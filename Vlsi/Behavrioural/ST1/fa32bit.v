==> flow/design.v <==
	module rtlfa32_4(s, cout, a, b, cin, clk);
		input [31:0] a,b;
		input cin, clk;
		output reg cout;
		output [31:0] s;
		reg [5:0] a1, a2, b1, b2, a22, b22, s1, s11, s111, s1111, s11111, s111111, s2, s22, s222, s2222, s22222, s1111111, s222222;
		reg [3:0] a3, a4, b3, b4, a33, a44, a333, a444, a4444, b333, b33, b44, b444, b4444;
		reg [3:0] s3, s33, s333, s3333, s4, s44, s4444, s33333, s444;
		reg c1, c2, c3, c4, c5, c6, ci;
		reg[3:0] a5,a55,a555,a5555,a55555,b5,b55,b555,b5555,b55555,s5,s55,s555;
		reg[3:0] a6,a66,a666,a6666,a66666,a666666,b6,b66,b666,b6666,b66666,b666666,s6,s66;
		reg[3:0] a7,a77,a777,a7777,a77777,a777777,a7777777,b7,b77,b777,b7777,b77777,b777777,b7777777,s7;
		always @ (posedge clk)
		        begin
		                a1<={a[5:0]};
		                a2<={a[11:6]};
		                a3<={a[15:12]};
		                a4<={a[19:16]};
		                a5<={a[23:20]};
				a6<={a[27:24]};
				a7<={a[31:28]};
		                b1<={b[5:0]};
		                b2<={b[11:6]};
		                b3<={b[15:12]};
		                b4<={b[19:16]};
		                b5<={b[23:20]};
				b6<={b[27:24]};
				b7<={b[31:28]};
		                ci<=cin;
		        end
		always @ (posedge clk)
		        begin
		          {c1,s1}<=a1+b1+ci;
		          a22<=a2;
			  b22<=b2;
		          a33<=a3;
		          a44<=a4;
		          b33<=b3;
		          b44<=b4;
		          a55<=a5;
		          b55<=b5;
			  a66<=a6;
		          b66<=b6;
			  a77<=a7;
			  b77<=b7;
		        end
		always @ (posedge clk)
		        begin
		          s11<=s1;
		          {c2,s2}<=a22+b22+c1;
		          a333<=a33;
		          a444<=a44;
		          b333<=b33;
		          b444<=b44;
		          a555<=a55;
		          b555<=b55;
			  a666<=a66;
		          b666<=b66;
			  a777<=a77;
			  b777<=b77;
		        end
		always @ (posedge clk)
		        begin
		          s111<=s11;
		          s22<=s2;
			{c3,s3}<=a333+b333+c2;
		          a4444<=a444;
		          b4444<=b444;
		          a5555<=a555;
		          b5555<=b555;
			  a6666<=a666;
		          b6666<=b666;
			  a7777<=a777;
			  b7777<=b777;
		        end
		always @ (posedge clk)
		        begin
		          s1111<=s111;
		          s222<=s22;
		          s33<=s3;
		          {c4,s4}<=a4444+b4444+c3;
		          a55555<=a5555;
		          b55555<=b5555;
			  a66666<=a6666;
		          b66666<=b6666;
			  a77777<=a7777;
			  b77777<=b7777;
		        end
		     always @ (posedge clk)
		        begin
		          s11111<=s1111;
		          s2222<=s222;
		          s333<=s33;
		          s44<=s4;
		          {c5,s5}<=a55555+b55555+c4;
			  a666666<=a66666;
		          b666666<=b66666;
			  a777777<=a77777;
			  b777777<=b77777;
		        end
			 always @ (posedge clk)
					begin
					  s111111<=s11111;
					  s22222<=s2222;
		          		s3333<=s333;
		         		 s444<=s44;
					s55<=s5;
				{c6,s6}<=a666666+b666666+c5;
				a7777777<=a777777;
				b7777777<=b777777;
					end
			always @ (posedge clk)
					begin
					  s1111111<=s111111;
					  s222222<=s22222;
		          		s33333<=s3333;
		         		 s4444<=s444;
					s555<=s55;
					s66<=s6;
				{cout,s7}<=a7777777+b7777777+c6;
					end
			assign s={{s7[3:0]},{s66[3:0]},{s555[3:0]},{s4444[3:0]},{s33333[3:0]},{s222222[5:0]},{s1111111[5:0]}};
	endmodule
# Step by step through the tools: rtlfa32_4

What the tools print for rtlfa32_4, step after step.
Line numbers count from 1 in the design file above.
Operators carry their Yosys type and port widths (W data, S select, Z words).
Library cell names are shortened.
Not given: n/a

Top module: rtlfa32_4
Clock input: clk
Library: sky130hd
Library corner: tt_025C_1v80

# Word level

Source: Yosys, flattened and elaborated, memories not mapped. Widths are those after wreduce; folded enables and synchronous resets count as part of the registers. Registers that Yosys merges into a memory's read port (data or address) are not register bits. Print and check cells do not count. Equal cells are merged and count once.

Bits in registers: 382
Bits in latches: 0
RAM bits: 0
Bits in read-only memories: 0
Clocked read ports x word width: 0
Memories: 0
Input port bits: 66
Output and inout port bits: 33
Cells after elaboration: 106

Add/sub/neg operators: 14
Multipliers: 0
Divide/modulo/power cells: 0
Magnitude comparators: 0
Equality and inequality tests: 0
Shift-type cells: 0
Mux-type cells: 0
Bitwise logic cells: 0
Reduce/logical cells: 0

Operators with widths:

| kind          | count |
| $add A4 B4 Y5 | 5 |
| $add A5 B1 Y5 | 5 |
| $add A6 B6 Y7 | 2 |
| $add A7 B1 Y7 | 2 |

# Longest topological paths

Depth = most cells in a row (Yosys ltp): at word level without a register or memory, in the mapped netlist without a sequential cell, where the memories' decode and read muxes count.

Depth after elaboration: 2
ABC_AREA: 0
Gate-level depth with buffers: 8

# Mapped cells and area

Source: synth_stat.txt of the flow (Yosys; design flattened, memories mapped). It holds for the ABC_AREA given above (unset counts as 0); a run with the other value may have another netlist.
Totals and module areas in this step are rounded.

Cell types:

| cell     | count |
| dfxtp_1  | 382 |
| ha_1     | 25 |
| fa_1     | 14 |
| inv_1    | 38 |
| xnor2_1  | 13 |
| o21ai_0  | 12 |
| a21o_1   | 7 |
| nor2b_1  | 8 |
| a21oi_1  | 9 |
| nand2b_1 | 7 |
| a211oi_1 | 3 |
| nor2_1   | 5 |
| o31a_1   | 2 |
| nor4b_2  | 1 |
| o21a_1   | 2 |
| a211o_1  | 1 |
| xor2_1   | 1 |
| a22oi_1  | 1 |
| o21bai_1 | 1 |

Standard cells after synthesis: 532
Synthesis area: 8870 µm²
Sequential part of the area: 7647 µm²
Mapped flip-flops: 382
Buffer cells: 0

# Path before layout

Path of least setup slack by OpenSTA after synthesis, without wires, with an ideal clock, recovery checks aside; 20% of the period is set as input and as output delay. Where synthesis merged equal registers, the netlist keeps one of their names.

Path kind: reg-to-reg
Start: reg a1[0]
End: reg c1
Period: 2.02 ns
Setup time: 0.117 ns
Time at the first pin: 0.000 ns
Arrival time: 1.485 ns
Required time: 1.903 ns
Setup slack: 0.418 ns
Delay of the path: 1.602 ns
Stages on the path: 8
Synthesis period reached: 1.602 ns

"delay of the path" is the arrival time less input delay plus setup time.
"stages on the path": output pins that drive a net of the path, with the launching flip-flop's if there is one; two outputs of one cell count as two.
"synthesis period reached" = period - worst setup slack (recovery checks aside). The figure is calculated, with input and output delays left at 20% of the set period.
The rows between start and end are the longest chain of elaborated cells between them; the timing report does not say that the signal goes this way. Where chains are equally long, one stands for them.
A line is the first line of the expression or statement that the cell stems from. Yosys adds cells for indexed reads and writes and turns some case tables into memories.

Cell sequence: dfxtp_1 fa_1 inv_1 fa_1 nor2b_1 o31a_1 o21ai_0 nand2b_1
Length of the longest elaborated chain: 2
Elaborated cells between the ends (all ways): 2

Ends and longest elaborated chain, post-synthesis:

| item            | line | source |
| start, declared | 6    | `reg [5:0] a1, a2, b1, b2, a22, b22, s1, s11, s111, s1111, s11111, s111111, s2, s22, s222, s2222, s22222, s1111 ...` |
| start, assigned | 15   | `a1<={a[5:0]};` |
| $add A6 B6 Y7   | 33   | `{c1,s1}<=a1+b1+ci;` |
| $add A7 B1 Y7   | 33   |  |
| end, declared   | 9    | `reg c1, c2, c3, c4, c5, c6, ci;` |

# Path in the finished layout

Path of least setup slack in the final report of flow run A (OpenROAD, finished layout, wires in). Where an end is a register, its clock arrival counts in the times.

Path kind: reg-to-reg
Start: reg c1
End: reg c2
Period: 1.75 ns
Setup time: 0.11 ns
Time at the first pin: 0.52 ns
Arrival time: 2.13 ns
Required time: 2.16 ns
Setup slack: 0.03 ns
Stages on the path: 9

The rows between start and end are the longest chain of elaborated cells between them; the timing report does not say that the signal goes this way. Where chains are equally long, one stands for them.

Cell sequence: dfxtp_2 inv_2 fa_2 inv_2 fa_2 a211oi_2 nor2_2 o21ai_1 nand2b_1
Length of the longest elaborated chain: 1
Elaborated cells between the ends (all ways): 1

Ends and longest elaborated chain, after layout:

| item            | line | source |
| start, declared | 9    | `reg c1, c2, c3, c4, c5, c6, ci;` |
| $add A7 B1 Y7   | 50   | `{c2,s2}<=a22+b22+c1;` |
| end, declared   | 9    |  |

FLOW RESULTS
============

Stored flow runs of rtlfa32_4 (2 of them; Yosys, OpenROAD, sky130hd). They differ in their settings and are not a sequence. Constraints: input delay and output delay 20% of the set period each, output load 0.01 pF.
"time on the worst setup path" = time allowed to the worst setup path (clock period - input delay - output delay, where it has them) - its slack; a late launch clock adds to it, a late capture clock takes from it.
"total power after layout": no workload was simulated; the value follows from the tool's default switching activity.
Measured values are rounded.
Settings: . = not set for that run.

| name                                   | flow run A | flow run B    |
| period_ns                              | 1.75       | 2.88          |
| CORE_UTILIZATION                       | 66         | 17            |
| SETUP_SLACK_MARGIN                     | 0.24       | .             |
| PLACE_DENSITY_LB_ADDON                 | 0.2        | 0.13          |
| CORE_ASPECT_RATIO                      | 0.6        | 0.86          |
| CELL_PAD_IN_SITES_DETAIL_PLACEMENT     | 0          | .             |
| TNS_END_PERCENT                        | 80         | 35            |
| GPL_TIMING_DRIVEN                      | 1          | .             |
| SLEW_MARGIN                            | 10         | 30            |
| MIN_ROUTING_LAYER                      | met2       | .             |
| CAP_MARGIN                             | 20         | 40            |
| CORE_MARGIN                            | 2          | 2             |
| HOLD_SLACK_MARGIN                      | .          | 0.14          |
| GPL_ROUTABILITY_DRIVEN                 | .          | 1             |
| CTS_CLUSTER_SIZE                       | .          | 39            |
| Yosys chip area after synthesis (µm²)  | 8870       | 8870          |
| time on the worst setup path (ns)      | 1.72       | 1.47          |
| critical path kind                     | reg-to-reg | reg-to-output |
| die area (µm²)                         | 14410      | 54020         |
| standard-cell area after routing (µm²) | 11200      | 12100         |
| worst setup slack after layout (ns)    | 0.034      | 0.835         |
| post-route worst hold slack (ns)       | 0.265      | 0.316         |
| setup total negative slack (ns)        | 0.000      | 0.000         |
| final utilization (%)                  | 86.3       | 23.5          |
| total power after layout (mW)          | 17.81      | 11.96         |
